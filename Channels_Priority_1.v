==> flow/design.v <==
module holdRequest(DREQ0,DREQ1,DREQ2,DREQ3,HRQ);  
input DREQ0,DREQ1,DREQ2,DREQ3;
output reg HRQ;
always@(DREQ0,DREQ1,DREQ2,DREQ3)
begin
HRQ=1;
end
endmodule
module channels_priority(Reset,TC,DREQ0,DREQ1,DREQ2,DREQ3,DACK0,DACK1,DACK2,DACK3,ch0,ch1,ch2,ch3,ch_out,HLDA,COMMAND,MASK,REQUEST,clk);
input TC;
input [7:0]COMMAND;
input [3:0]MASK , REQUEST;
input [15:0]ch0,ch1,ch2,ch3;
input DREQ0,DREQ1,DREQ2,DREQ3,HLDA,clk,Reset;
output reg DACK0,DACK1,DACK2,DACK3;
output reg[15:0]ch_out;
initial 
begin
DACK0=0;DACK1=0;DACK2=0;DACK3=0;
end
always @(posedge clk)
begin
if(Reset) begin DACK0=0;DACK1=0;DACK2=0;DACK3=0;
end
else
begin
if(TC==1) begin DACK0=0;DACK1=0;DACK2=0;DACK3=0; end		 
if(REQUEST[2]==0 && HLDA==1)			 
begin
if(COMMAND[6] == 0 && COMMAND[7])		 
begin
if(DREQ0 && MASK[0]==0)		begin DACK0=1; ch_out=ch0; end	 
else if(DREQ1 && MASK[1]==0)	begin DACK1=1; ch_out=ch1; end
else if(DREQ2 && MASK[2]==0)	begin DACK2=1; ch_out=ch2; end
else if(DREQ3 && MASK[3]==0)	begin DACK3=1; ch_out=ch3; end
end
end
else if(REQUEST[2]==1 && HLDA==1)						
begin 
if(REQUEST[1:0]==2'b00)		begin DACK0=1; ch_out=ch0; end		 
else if(REQUEST[1:0]==2'b01)	begin DACK1=1; ch_out=ch1; end
else if(REQUEST[1:0]==2'b10)	begin DACK2=1; ch_out=ch2; end
else if(REQUEST[1:0]==2'b11)	begin DACK3=1; ch_out=ch2; end
end
end 
end
endmodule
## From RTL to reports: channels_priority

Tool output for the design above, in the order of the flow.
Lines are those of the file above, counted from 1.
Cell names lack the library's common part.
Not given: -

- Top module: channels_priority
- Clock input: clk
- Cell library: sky130hd
- Timing corner: tt_025C_1v80

## Word-level counts

Counts by Yosys on the flattened word-level netlist (proc, flatten, opt, wreduce; memories kept). Register bits leave out memories and registers merged into their read ports (data or address). Print and check cells are left out. Cells with the same type and inputs are merged into one.

- Register bits: 20
- Bits of input ports: 88
- Output and inout port bits: 20
- Elaborated cells: 75

- Eq/ne operators: 5
- Muxes and demuxes: 47
- Bitwise operators: 7
- Reductions and logical operators: 11

Operators by type and width:

| cell | number |
|---|---|
| two-way mux 16 bit | 11 |
| two-way mux 1 bit | 36 |
| logical AND 1 bit | 7 |
| NOT 1 bit | 7 |
| != test 5 x 1 -> 1 bit (second input constant) | 1 |
| AND reduction 5 bit | 1 |
| nonzero test 5 bit | 1 |
| == test 2 bit (second input constant) | 2 |
| == test 2 x 1 -> 1 bit (second input constant) | 1 |
| != test 2 x 1 -> 1 bit (second input constant) | 1 |
| zero test 2 bit | 1 |
| nonzero test 2 bit | 1 |

## Logic depth

Yosys ltp: most cells in a row. Word level: on the elaborated netlist, between registers, memories and ports. Mapped: between sequential cells and ports; inverters and the memories' decode and read muxes count.

- Word-level depth: 8
- ABC_AREA: 0
- Depth in mapped cells: 8
- Depth with buffers taken out: 6

## Mapped cells and area

The flow's flattened synthesis, as Yosys stat reports it; memories are mapped. The netlist is that of the ABC_AREA named above (0 if unset); the other value can give another one.
Totals and module areas in this step are rounded.

- Mapped cells: 208
- Chip area (Yosys): 0.001749 mm²
- Area of sequential cells: 0.0005605 mm²
- Flip-flop cells: 20
- Buffers: 17

Cell types:

| type | number | area in all (µm²) |
|---|---|---|
| edfxtp_1 | 16 | 480.461 |
| o21ai_0 | 40 | 200.192 |
| mux2i_1 | 16 | 160.154 |
| a221oi_1 | 18 | 157.651 |
| nand2_1 | 35 | 131.376 |
| a21o_1 | 16 | 120.115 |
| dfxtp_1 | 4 | 80.077 |
| o21ai_1 | 9 | 45.043 |
| ha_1 | 3 | 37.536 |
| buf_6 | 3 | 33.782 |
| clkbuf_1 | 9 | 33.782 |
| nand2b_1 | 5 | 31.28 |
| buf_2 | 4 | 20.019 |
| nor3b_4 | 1 | 18.768 |
| a21oi_1 | 3 | 15.014 |
| a311oi_2 | 1 | 15.014 |
| inv_1 | 4 | 15.014 |
| nor2b_4 | 1 | 13.763 |

Not listed: further types 16, cells in them 20.

## Worst setup path after synthesis

OpenSTA on the mapped netlist: ideal clock, no wires. The path of least setup slack (recovery checks aside). Input and output delay are each 20% of the period. Register names are those of the netlist, which keeps one name where synthesis merged equal registers.

- Path type: input -> register
- Start: input port REQUEST[1]
- End: register ch_out[0]
- Clock period: 4.34 ns
- External input delay: 0.868 ns
- Setup time: 0.417 ns
- Time at the first pin: 0.868 ns
- Arrival time: 2.778 ns
- Data required time: 3.923 ns
- Path slack: 1.145 ns
- Path delay: 2.327 ns
- Stages: 5
- Buffers on the path: 1
- Period reached after synthesis: 3.195 ns

"path delay" is the arrival time less input delay plus setup time.
"stages": output pins that drive a net of the path, with the launching flip-flop's if there is one; two outputs of one cell count as two.
"period reached after synthesis" is the clock period less the worst setup slack; recovery checks do not enter. This is arithmetic on one report: input and output delays are still those of the set period (20% each).
The rows between start and end are the longest chain of elaborated cells between them; the timing report does not say that the signal goes this way. Where chains are equally long, one stands for them.
A line is the first line of the expression or statement that the cell stems from. Yosys adds cells for indexed reads and writes and turns some case tables into memories.
At most two assigning lines are given for a register; there are more.
Only ways into the end's enable, where the timed path ends, are counted here.

- Cell sequence: inv_1 ha_1 clkbuf_1 nor2b_1 a221oi_1
- Length of the longest elaborated chain: 3
- Elaborated cells on any way between the ends: 6
- RTL lines with such cells: 4
- Those cells by class: eq/ne: 3; reduce/logical: 3

RTL lines, path post-synthesis:

| what | RTL line | source |
|---|---|---|
| start, declared | 12 | `input [3:0]MASK , REQUEST;` |
| zero test 2 bit | 40 | `if(REQUEST[1:0]==2'b00) begin DACK0=1; ch_out=ch0; end` |
| nonzero test 5 bit | - |  |
| AND reduction 5 bit | - |  |
| end, assigned | 40 |  |
| end, assigned | 41 | `else if(REQUEST[1:0]==2'b01) begin DACK1=1; ch_out=ch1; end` |
| end, declared | 16 | `output reg[15:0]ch_out;` |

## Path in the finished layout

From the final timing report of run B: the path of least setup slack in the routed layout; clock arrival at registers is part of the times.

- Path type: input -> register
- Start: input port DREQ1
- End: register ch_out[1]
- Clock period: 4.98 ns
- External input delay: 1.00 ns
- Setup time: 0.30 ns
- Time at the first pin: 1.00 ns
- Arrival time: 3.14 ns
- Data required time: 4.95 ns
- Path slack: 1.82 ns
- Stages: 6
- Buffers on the path: 2

The rows between start and end are the longest chain of elaborated cells between them; the timing report does not say that the signal goes this way. Where chains are equally long, one stands for them.
At most two assigning lines are given for a register; there are more.
Only ways into the end's enable, where the timed path ends, are counted here.

- Cell sequence: clkdlybuf4s50_1 nor2b_4 a21oi_2 a31o_2 a221oi_4 buf_4
- Length of the longest elaborated chain: 3
- Elaborated cells on any way between the ends: 3
- RTL lines with such cells: 1
- Those cells by class: eq/ne: 1; reduce/logical: 2

RTL lines, path post-layout:

| what | RTL line | source |
|---|---|---|
| start, declared | 14 | `input DREQ0,DREQ1,DREQ2,DREQ3,HLDA,clk,Reset;` |
| logical AND 1 bit | 33 | `else if(DREQ1 && MASK[1]==0) begin DACK1=1; ch_out=ch1; end` |
| != test 5 x 1 -> 1 bit | - |  |
| AND reduction 5 bit | - |  |
| end, assigned | 32 | `if(DREQ0 && MASK[0]==0) begin DACK0=1; ch_out=ch0; end` |
| end, assigned | 33 |  |
| end, declared | 16 | `output reg[15:0]ch_out;` |

Hand-over note for channels_priority

Top module channels_priority; platform sky130hd; tools Yosys and OpenROAD; 2 stored runs in no particular order. Input and output delays are each 20% of the period that was set; the output load is 0.01 pF.
"critical setup path time" is the time allowed to the run's worst setup path (the clock period less input and output delay, where it has them) less its slack. Clock arrival times count: a late capture clock shortens it, a late launch clock lengthens it.
"total power of the final layout" rests on the timing tool's default activity at the inputs, not on a simulated workload.
Measured values are rounded.

### Run A

Settings: `period_ns=3.26`, `CORE_UTILIZATION=51`, `SETUP_SLACK_MARGIN=-0.29`, `PLACE_DENSITY=0.46`, `HOLD_SLACK_MARGIN=-0.06`, `CORE_ASPECT_RATIO=0.57`, `CELL_PAD_IN_SITES_DETAIL_PLACEMENT=1`, `TNS_END_PERCENT=35`, `GPL_ROUTABILITY_DRIVEN=1`, `CTS_CLUSTER_DIAMETER=55`, `CAP_MARGIN=40`, `MIN_ROUTING_LAYER=met2`, `CORE_MARGIN=2`, `SLEW_MARGIN=20`

Not finished: placement ended with error DPL-0033.

### Run B

Settings: `period_ns=4.98`, `CORE_UTILIZATION=16`, `PLACE_DENSITY_LB_ADDON=0.19`, `CORE_MARGIN=7`, `CELL_PAD_IN_SITES_GLOBAL_PLACEMENT=2`, `CTS_CLUSTER_SIZE=68`, `CAP_MARGIN=20`, `SLEW_MARGIN=20`

- Total power of the final layout: 531.3 uW
- Smallest setup slack: 1.815 ns
- Final setup TNS: 0.000 ns
- Yosys chip area after synthesis: 0.001749 mm²
- Critical setup path time: 2.17 ns
- Worst path kind: input -> register
- Worst hold slack: 0.483 ns
- Post-route utilization: 0.273
- Die footprint: 0.01406 mm²

End of note.
